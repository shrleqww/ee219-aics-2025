==> flow/design.v <==
module mi_inst_fetch #(
    parameter PC_START      = 32'h8000_0000, 
    parameter ISSUE_NUM     = 2,
    parameter INST_DW       = 32,
    parameter INST_AW       = 32
)(
    input                           clk,
    input                           rst,
    input                           control_en_i,
    input   [INST_AW-1:0]           control_pc_i,
    output  [INST_AW-1:0]           current_pc_o,
    output                          inst_en_o,
    output  [INST_AW-1:0]           inst_addr_o,
    input   [ISSUE_NUM*INST_DW-1:0] inst_i,
    output  [ISSUE_NUM*INST_DW-1:0] inst_o
);
reg [INST_AW-1:0]   pc ;
reg [INST_AW-1:0]   addr ;
always @( posedge clk ) begin
    if( rst == 1'b1 ) begin
        pc <= PC_START ;
        addr <= PC_START ;
    end else begin
        if( control_en_i ) begin
            pc <= control_pc_i + 4*ISSUE_NUM ;
            addr <= control_pc_i ;
        end else begin
            pc <= pc + 4*ISSUE_NUM ;
            addr <= pc ;
        end
    end
end
assign current_pc_o = addr ;
assign inst_addr_o = addr ;
assign inst_en_o = ( rst != 1'b1 ) ;
assign inst_o = inst_i ;
endmodule
---- Step by step through the tools: mi_inst_fetch ----
What the tools print for mi_inst_fetch, step after step.
Line numbers count from 1 in the design file above.
Operators: Yosys type, input widths -> output width; for muxes data width and select width s.
The mark - stands for no value.
set-up
  top ..................................... mi_inst_fetch
  clock ................................... clk
  standard-cell library ................... sky130hd
  timing corner ........................... tt_025C_1v80

---- Word-level counts ----
Yosys after proc, flatten, opt, wreduce and memory -nomap, before mapping. Enables and synchronous resets that opt folds into registers are not counted as muxes. Memory bits, and registers merged into a memory's read port (data or address), are not among the register bits. Print and check cells are not counted. Equal cells are merged and count once.
bit counts
  bits in registers ....................... 64
  latch bits .............................. 0
  RAM bits ................................ 0
  bits in read-only memories .............. 0
  word width x clocked read ports ......... 0
  memories kept ........................... 0
  input port bits ......................... 99
operators by class
  add/sub/neg operators ................... 2
  $mul .................................... 0
  divide/modulo/power cells ............... 0
  $lt $le $gt $ge ......................... 0
  eq/ne operators ......................... 0
  shifts and indexed selects .............. 0
  mux-type cells .......................... 2
  bitwise gates (word level) .............. 1
  reduce/logical cells .................... 0
operators with widths
  cell                   count
  $add 32x4->32 const B  2
  $mux 32                2
  $not 1->1              1

---- Depth ----
Yosys ltp: most cells in a row. Word level: on the elaborated netlist, between registers, memories and ports. Mapped: between sequential cells and ports; inverters and the memories' decode and read muxes count.
depth
  word-level depth ........................ 2
  ABC_AREA ................................ 1
  depth in mapped cells ................... 14

---- After synthesis ----
Yosys stat after the flow's synthesis: flattened, memories mapped to cells. It holds for the ABC_AREA given above (unset counts as 0); a run with the other value may have another netlist.
The area totals of this step are shown rounded.
synthesis totals
  cell count .............................. 567
  cell area after synthesis ............... 4000 um^2
  sequential area ......................... 1280 um^2
  mapped flip-flops ....................... 64
  buffer cells ............................ 112
cells by type
  type                       count  total area (um^2)
  sky130_fd_sc_hd__dfxtp_1   64     1.28E+03
  sky130_fd_sc_hd__buf_4     97     728.198
  sky130_fd_sc_hd__nand2_1   139    521.75
  sky130_fd_sc_hd__inv_1     65     243.984
  sky130_fd_sc_hd__nor2_1    61     228.97
  sky130_fd_sc_hd__nand2_2   36     225.216
  sky130_fd_sc_hd__o21ai_0   22     110.106
  sky130_fd_sc_hd__nor2_8    4      80.077
  sky130_fd_sc_hd__buf_6     6      67.565
  sky130_fd_sc_hd__nor2_4    6      67.565
  sky130_fd_sc_hd__nand3_1   13     65.062
  sky130_fd_sc_hd__o21ai_2   6      52.55
  sky130_fd_sc_hd__a21oi_1   9      45.043
  sky130_fd_sc_hd__nand4_1   7      43.792
  sky130_fd_sc_hd__buf_12    2      40.038
  sky130_fd_sc_hd__nand2_4   3      33.782
  sky130_fd_sc_hd__clkbuf_1  7      26.275
  sky130_fd_sc_hd__nor2_2    4      25.024
Other cell types: 10; their cells: 16.

---- Worst setup path after synthesis ----
OpenSTA on the mapped netlist: ideal clock, no wires. The path of least setup slack (recovery checks aside). Input and output delay are each 20% of the period. Register names are those of the netlist, which keeps one name where synthesis merged equal registers.
timing after synthesis
  path kind ............................... input-to-reg
  from .................................... input port control_en_i
  to ...................................... register pc[23]
  period .................................. 2.89 ns
  input delay ............................. 0.578 ns
  library setup time ...................... 0.114 ns
  data arrival time ....................... 1.909 ns
  data required time ...................... 2.776 ns
  setup slack ............................. 0.867 ns
  path delay .............................. 1.445 ns
  driving pins on the path ................ 13
  path buffers ............................ 2
  synthesis period reached ................ 2.023 ns
"path delay" = arrival - input delay + setup time.
"driving pins on the path": output pins that drive a net of the path, with the launching flip-flop's if there is one; two outputs of one cell count as two.
"synthesis period reached" = period - worst setup slack (recovery checks aside). The figure is calculated, with input and output delays left at 20% of the set period.
Between the ends stands the longest chain of elaborated cells between them, by number of cells; it is not shown to be the way that was timed. Of several equally long chains one is given.
A line is the first line of the expression or statement that the cell stems from. Yosys adds cells for indexed reads and writes and turns some case tables into memories.
At most two assigning lines are given for a register; there are more.
between the ends, after synthesis
  path through ............................ sky130_fd_sc_hd__buf_6 -> sky130_fd_sc_hd__buf_12 -> sky130_fd_sc_hd__nand2_1 -> sky130_fd_sc_hd__o21ai_2 -> sky130_fd_sc_hd__inv_1 -> sky130_fd_sc_hd__ha_1 -> sky130_fd_sc_hd__nand2_1 -> sky130_fd_sc_hd__nor2_8 -> sky130_fd_sc_hd__nand3_4 -> sky130_fd_sc_hd__nor2_8 -> sky130_fd_sc_hd__nand2_2 -> sky130_fd_sc_hd__nand2_1 -> sky130_fd_sc_hd__o21ai_2
  length of the longest elaborated chain .. 1
RTL lines, path after synthesis
  item                RTL line  source
  start: declaration  9         input                           control_en_i,
  $mux 32             24        if( control_en_i ) begin
  end: assignment     25        pc <= control_pc_i + 4*ISSUE_NUM ;
  end: assignment     28        pc <= pc + 4*ISSUE_NUM ;
  end: declaration    17        reg [INST_AW-1:0]   pc ;

---- Path in the finished layout ----
Path of least setup slack in the final report of run 1 (OpenROAD, finished layout, wires in). Where an end is a register, its clock arrival counts in the times.
timing after layout
  path kind ............................... input-to-output
  from .................................... input port rst
  to ...................................... output port inst_en_o
  period .................................. 4.31 ns
  input delay ............................. 0.86 ns
  external output delay ................... 0.86 ns
  data arrival time ....................... 2.09 ns
  data required time ...................... 3.45 ns
  setup slack ............................. 1.36 ns
  driving pins on the path ................ 3
  path buffers ............................ 2
Between the ends stands the longest chain of elaborated cells between them, by number of cells; it is not shown to be the way that was timed. Of several equally long chains one is given.
between the ends, after layout
  path through ............................ sky130_fd_sc_hd__clkdlybuf4s50_1 -> sky130_fd_sc_hd__inv_1 -> sky130_fd_sc_hd__clkdlybuf4s50_1
  length of the longest elaborated chain .. 1
RTL lines, path after layout
  item                RTL line  source
  start: declaration  8         input                           rst,
  $not 1->1           35        assign inst_en_o = ( rst != 1'b1 ) ;
  end: declaration    12        output                          inst_en_o,

FLOW RESULTS
============

Record of 2 stored runs of the RTL-to-layout flow on mi_inst_fetch, platform sky130hd. The runs are unordered. Constraints: input delay and output delay 20% of the set period each, output load 0.01 pF.
"period achieved": clock period set for the run, less the worst setup slack. It is reckoned from that one timing run; input and output delays stay at 20% of the period that was set.
Results are given in rounded form.

---- run 1 ----
settings
  period_ns = 4.31
  CORE_UTILIZATION = 22
  HOLD_SLACK_MARGIN = 0.12
  CORE_ASPECT_RATIO = 0.84
  CORE_MARGIN = 3
  ABC_AREA = 1
  GPL_ROUTABILITY_DRIVEN = 0
  CTS_CLUSTER_DIAMETER = 396
  CAP_MARGIN = 25
  SLEW_MARGIN = 35
  MIN_ROUTING_LAYER = met1
  MAX_ROUTING_LAYER = met4
results
  chip area after synthesis (Yosys) ....... 4000 um^2
  die size ................................ 19900 um^2
  utilization ............................. 26.8%
  worst setup slack after layout .......... 1.36 ns
  worst hold slack ........................ 0.470 ns
  period achieved ......................... 2.954 ns

---- run 2 ----
settings
  period_ns = 2.81
  SETUP_SLACK_MARGIN = 0.19
  CAP_MARGIN = 20
  CORE_MARGIN = 2
  CORE_UTILIZATION = 40
  SLEW_MARGIN = 20
results
  chip area after synthesis (Yosys) ....... 3470 um^2
  die size ................................ 9450 um^2
  utilization ............................. 47.2%
  worst setup slack after layout .......... 0.498 ns
  worst hold slack ........................ 0.501 ns
  period achieved ......................... 2.312 ns
